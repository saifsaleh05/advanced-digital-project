==> flow/design.v <==
module dma_controller(clk,rstn,start,start_address,transfer_size,done,uart_re,uart_data,mem_we,mem_wr_addr,mem_wr_data);
input clk,rstn,start;
input [3:0]start_address;
input [4:0]transfer_size;
input [7:0]uart_data;
output reg done,uart_re,mem_we;
output reg [3:0]mem_wr_addr;
output reg [7:0]mem_wr_data;
reg [1:0]state,next_state;
reg [4:0]bytes_left;
reg [3:0]addr_ptr;
localparam IDLE=2'b00,READ_UART=2'b01,WRITE_MEM=2'b10;
always@(posedge clk or negedge rstn)begin
 if(!rstn)state<=IDLE;else state<=next_state;
end
always@(posedge clk or negedge rstn)begin
 if(!rstn)begin
  uart_re<=0;
  mem_we<=0;
  done<=0;
  bytes_left<=0;
  addr_ptr<=0;
  mem_wr_addr<=0;
  mem_wr_data<=0;
  next_state<=IDLE;
 end else begin
  uart_re<=0;
  mem_we<=0;
  done<=0;
  case(state)
   IDLE:begin
    if(start)begin 
      bytes_left<=transfer_size;
      addr_ptr<=start_address;
      next_state<=READ_UART;
    end 
     else next_state<=IDLE;
   end
   READ_UART:begin
    uart_re<=1;
    next_state<=WRITE_MEM;
   end
   WRITE_MEM:begin
    mem_we<=1;
    mem_wr_addr<=addr_ptr;
    mem_wr_data<=uart_data;
    addr_ptr<=addr_ptr+1;
    bytes_left<=bytes_left-1;
    if(bytes_left==1)begin 
     done<=1;
     next_state<=IDLE;
    end 
     else next_state<=READ_UART;
   end
   default:next_state<=IDLE;
  endcase
 end
end
endmodule
module memory(clk, rstn, write_address, data_in, we, read_address, data_out, re);
  input clk, rstn, we, re;
  input [7:0] data_in;
  input [3:0]  write_address, read_address;
  output reg [7:0] data_out;
  reg [7:0] memor [15:0];
  always @(posedge clk or negedge rstn)begin
    if(~rstn) begin
      data_out <= 8'b0;
    end
    else begin 
      if(we) memor[write_address] <= data_in; 
    if(re) data_out <= memor[read_address]; 
    	end
	end
endmodule
module UART(clk, rstn, re, Data_out);
  input clk, rstn, re;
  output reg [7:0] Data_out;
  reg [7:0] buffer [15:0];      
  reg [3:0] index;           
  reg re_delay;
  always @(posedge clk or negedge rstn) begin
    if(!rstn)begin
      index <= 0;
      Data_out <= 0;
      re_delay <= 0;
      buffer[0] <= 8'hA1; 
      buffer[1] <= 8'hB2; 
      buffer[2] <= 8'hC3; 
      buffer[3] <= 8'hD4;
      buffer[4] <= 8'hE5; 
      buffer[5] <= 8'hF6; 
      buffer[6] <= 8'h07; 
      buffer[7] <= 8'h18;
      buffer[8] <= 8'h29; 
      buffer[9] <= 8'h3A; 
      buffer[10] <= 8'h4B; 
      buffer[11] <= 8'h5C;
      buffer[12] <= 8'h6D; 
      buffer[13] <= 8'h7E; 
      buffer[14] <= 8'h8F; 
      buffer[15] <= 8'h90;
    end 
    else begin
      re_delay <= re; 
      if (re_delay) begin
        Data_out <= buffer[index];
        index <= index+1;
      end
    end
  end
endmodule
Tool chain data of UART
The steps from the RTL of UART to its reports follow in flow order. Lines are those of the file above, counted from 1. Operators carry their Yosys type and port widths (W data, S select, Z words). Cell names lack the library's common part. A cell with n/a has no value.

Top: UART. Clock port: clk. Standard-cell library: sky130hd. Library corner: tt_025C_1v80.

Word level
Yosys after proc, flatten, opt, wreduce and memory -nomap, before mapping. Print and check cells are not counted. Equal cells are merged and count once.

For add/subtract/negate cells the number is 1. Under reduce/logical cells stands 1. The entry for eq/ne operators reads 15. The figure for mux-type cells is 1.

Operators with widths (number): $pmux W8 S16 (1); $eq A4 B4 Y1 const B (8); $eq A4 B3 Y1 const B (4); $eq A4 B2 Y1 const B (2); $add A4 B1 Y4 const B (1); $eq A4 B1 Y1 const B (1); $logic_not A4 Y1 (1).

For output and inout bits the number is 8. Bits in registers: 13. Under elaborated cells stands 21. The entry for bits of input ports reads 3.

Longest topological paths
Depth = most cells in a row (Yosys ltp): at word level without a register or memory, in the mapped netlist without a sequential cell, where the memories' decode and read muxes count.

The figure for word-level depth is 2. The figure for ABC_AREA is 1. The entry for gate-level depth with buffers reads 10. The figure for depth with buffers taken out is 10.

Netlist
The flow's flattened synthesis, as Yosys stat reports it; memories are mapped. The netlist is that of the ABC_AREA named above (0 if unset); the other value can give another one.

Cell types: dfrtp_1 (number 13, total area 325.312 sq um); nand2_1 (number 31, total area 116.362 sq um); ha_1 (number 4, total area 50.048 sq um); inv_1 (number 8, total area 30.029 sq um); o21ai_2 (number 3, total area 26.275 sq um); xor2_1 (number 3, total area 26.275 sq um); o21ai_0 (number 5, total area 25.024 sq um); nor2_2 (number 3, total area 18.768 sq um); nand3_1 (number 3, total area 15.014 sq um); nor2_1 (number 4, total area 15.014 sq um); clkbuf_8 (number 1, total area 13.763 sq um); nand4_1 (number 2, total area 12.512 sq um); buf_6 (number 1, total area 11.261 sq um); inv_2 (number 3, total area 11.261 sq um); nand2_4 (number 1, total area 11.261 sq um); a21oi_1 (number 2, total area 10.01 sq um); nand3_2 (number 1, total area 10.01 sq um); a211oi_1 (number 1, total area 7.507 sq um).

Not listed: further types 2, cells in them 2.

For standard cells after synthesis the number is 91. For mapped area the number is 745.7 sq um. Buffer cells: 2. The entry for flip-flops reads 13.

Path before layout
OpenSTA on the mapped netlist: ideal clock, no wires. The path of least setup slack (recovery checks aside). Input and output delay are each 20% of the period. Register names are those of the netlist, which keeps one name where synthesis merged equal registers.

Path kind: reg2reg. Start point: register index[0]. End point: register Data_out[7]. Under driving pins on the path stands 11. Under path delay stands 1.347 ns. Under setup slack stands 0.013 ns. Setup time: 0.116 ns. Required time: 1.244 ns. The entry for launch time at the first pin reads 0.000 ns. Arrival: 1.231 ns. Under period stands 1.36 ns. Under period reached after synthesis stands 1.347 ns.

"path delay" = arrival - input delay + setup time. "driving pins on the path": output pins that drive a net of the path, with the launching flip-flop's if there is one; two outputs of one cell count as two. "period reached after synthesis" = period - worst setup slack (recovery checks aside). The figure is calculated, with input and output delays left at 20% of the set period. Between the ends stands the longest chain of elaborated cells between them, by number of cells; it is not shown to be the way that was timed. Of several equally long chains one is given. Each line given opens the expression or statement behind the cell; cells for indexed reads and writes are added by Yosys, which also makes memories of some case tables.

Cells stage by stage: dfrtp_1 -> inv_1 -> ha_1 -> inv_1 -> nand2_1 -> o21ai_2 -> inv_1 -> nor2_1 -> nand2_1 -> nand2_1 -> nand2_1. For length of the longest elaborated chain the number is 2.

RTL lines, path after synthesis: start: declaration (line 80) `reg [3:0] index;`; start: assignment (line 84) `index <= 0;`; start: assignment (line 108) `index <= index+1;`; $eq A4 B4 Y1 (line 107) `Data_out <= buffer[index];`; $pmux W8 S16 (line 107); end: assignment (line 85) `Data_out <= 0;`; end: assignment (line 107); end: declaration (line 78) `output reg [7:0] Data_out;`.

Timing after layout
From the final timing report of flow run B: the path of least setup slack in the routed layout; clock arrival at registers is part of the times.

Path kind: reg2reg. Start point: register index[1]. End point: register Data_out[7]. Under driving pins on the path stands 11. The entry for launch time at the first pin reads 0.25 ns. Setup time: 0.11 ns. Arrival: 1.65 ns. Under setup slack stands 0.17 ns. Required time: 1.82 ns. Under period stands 1.68 ns.

Between the ends stands the longest chain of elaborated cells between them, by number of cells; it is not shown to be the way that was timed. Of several equally long chains one is given.

Cells stage by stage: dfrtp_1 -> inv_1 -> ha_1 -> nor2_2 -> nor2_2 -> inv_1 -> nand2_1 -> nor2_1 -> nand2_1 -> nand2_1 -> nand2_1. For length of the longest elaborated chain the number is 2.

RTL lines, path after layout: start: declaration (line 80) `reg [3:0] index;`; start: assignment (line 84) `index <= 0;`; start: assignment (line 108) `index <= index+1;`; $eq A4 B4 Y1 (line 107) `Data_out <= buffer[index];`; $pmux W8 S16 (line 107); end: assignment (line 85) `Data_out <= 0;`; end: assignment (line 107); end: declaration (line 78) `output reg [7:0] Data_out;`.

Memo
Re: implementation data of UART

UART through Yosys and OpenROAD on sky130hd: 2 stored runs, unordered, with their settings and measured results. The constraints put input and output delay at 20% of the set period each and load the outputs with 0.01 pF. By "reached clock period" is meant the clock period of the run minus its worst setup slack. This is arithmetic on one report: input and output delays are still those of the set period (20% each). By "allowed time less slack (worst setup path)" is meant the share of the clock period that the worst setup path is allowed (20% is reserved at inputs, 20% at outputs), minus its slack. Clock arrival times at its registers enter into it. "overall power" is the tool's figure for a default switching activity; nothing was simulated.

Flow run A has these settings: period_ns 0.925; CORE_UTILIZATION 37; PLACE_DENSITY 0.68; HOLD_SLACK_MARGIN 0.15; CORE_MARGIN 3; CELL_PAD_IN_SITES_DETAIL_PLACEMENT 2; ABC_AREA 1; GPL_ROUTABILITY_DRIVEN 0; CTS_CLUSTER_SIZE 22; CTS_CLUSTER_DIAMETER 71; MAX_ROUTING_LAYER met4; CAP_MARGIN 20; SLEW_MARGIN 20. Outcome: did not finish, placement stopped with DPL-0033.

Flow run B has these settings: period_ns 1.68; CORE_UTILIZATION 19; PLACE_DENSITY_LB_ADDON 0.02; CORE_ASPECT_RATIO 1.75; CELL_PAD_IN_SITES_DETAIL_PLACEMENT 1; TNS_END_PERCENT 80; ABC_AREA 1; CTS_CLUSTER_DIAMETER 197; SLEW_MARGIN 15; MAX_ROUTING_LAYER met4; CAP_MARGIN 20; CORE_MARGIN 2. The reached clock period comes to 1.508 ns. For the summed negative setup slack the run shows 0.000 ns. The measured utilization is 0.248. The worst slack on setup checks reads 0.172 ns. The overall power reads 1945 µW. For the standard-cell area after layout the run shows 949.7 sq um. The die footprint stands at 4461.5 sq um. The allowed time less slack (worst setup path) is 1.51 ns. Worst path kind: reg2reg. The mapped cell area after synthesis reads 745.7 sq um.
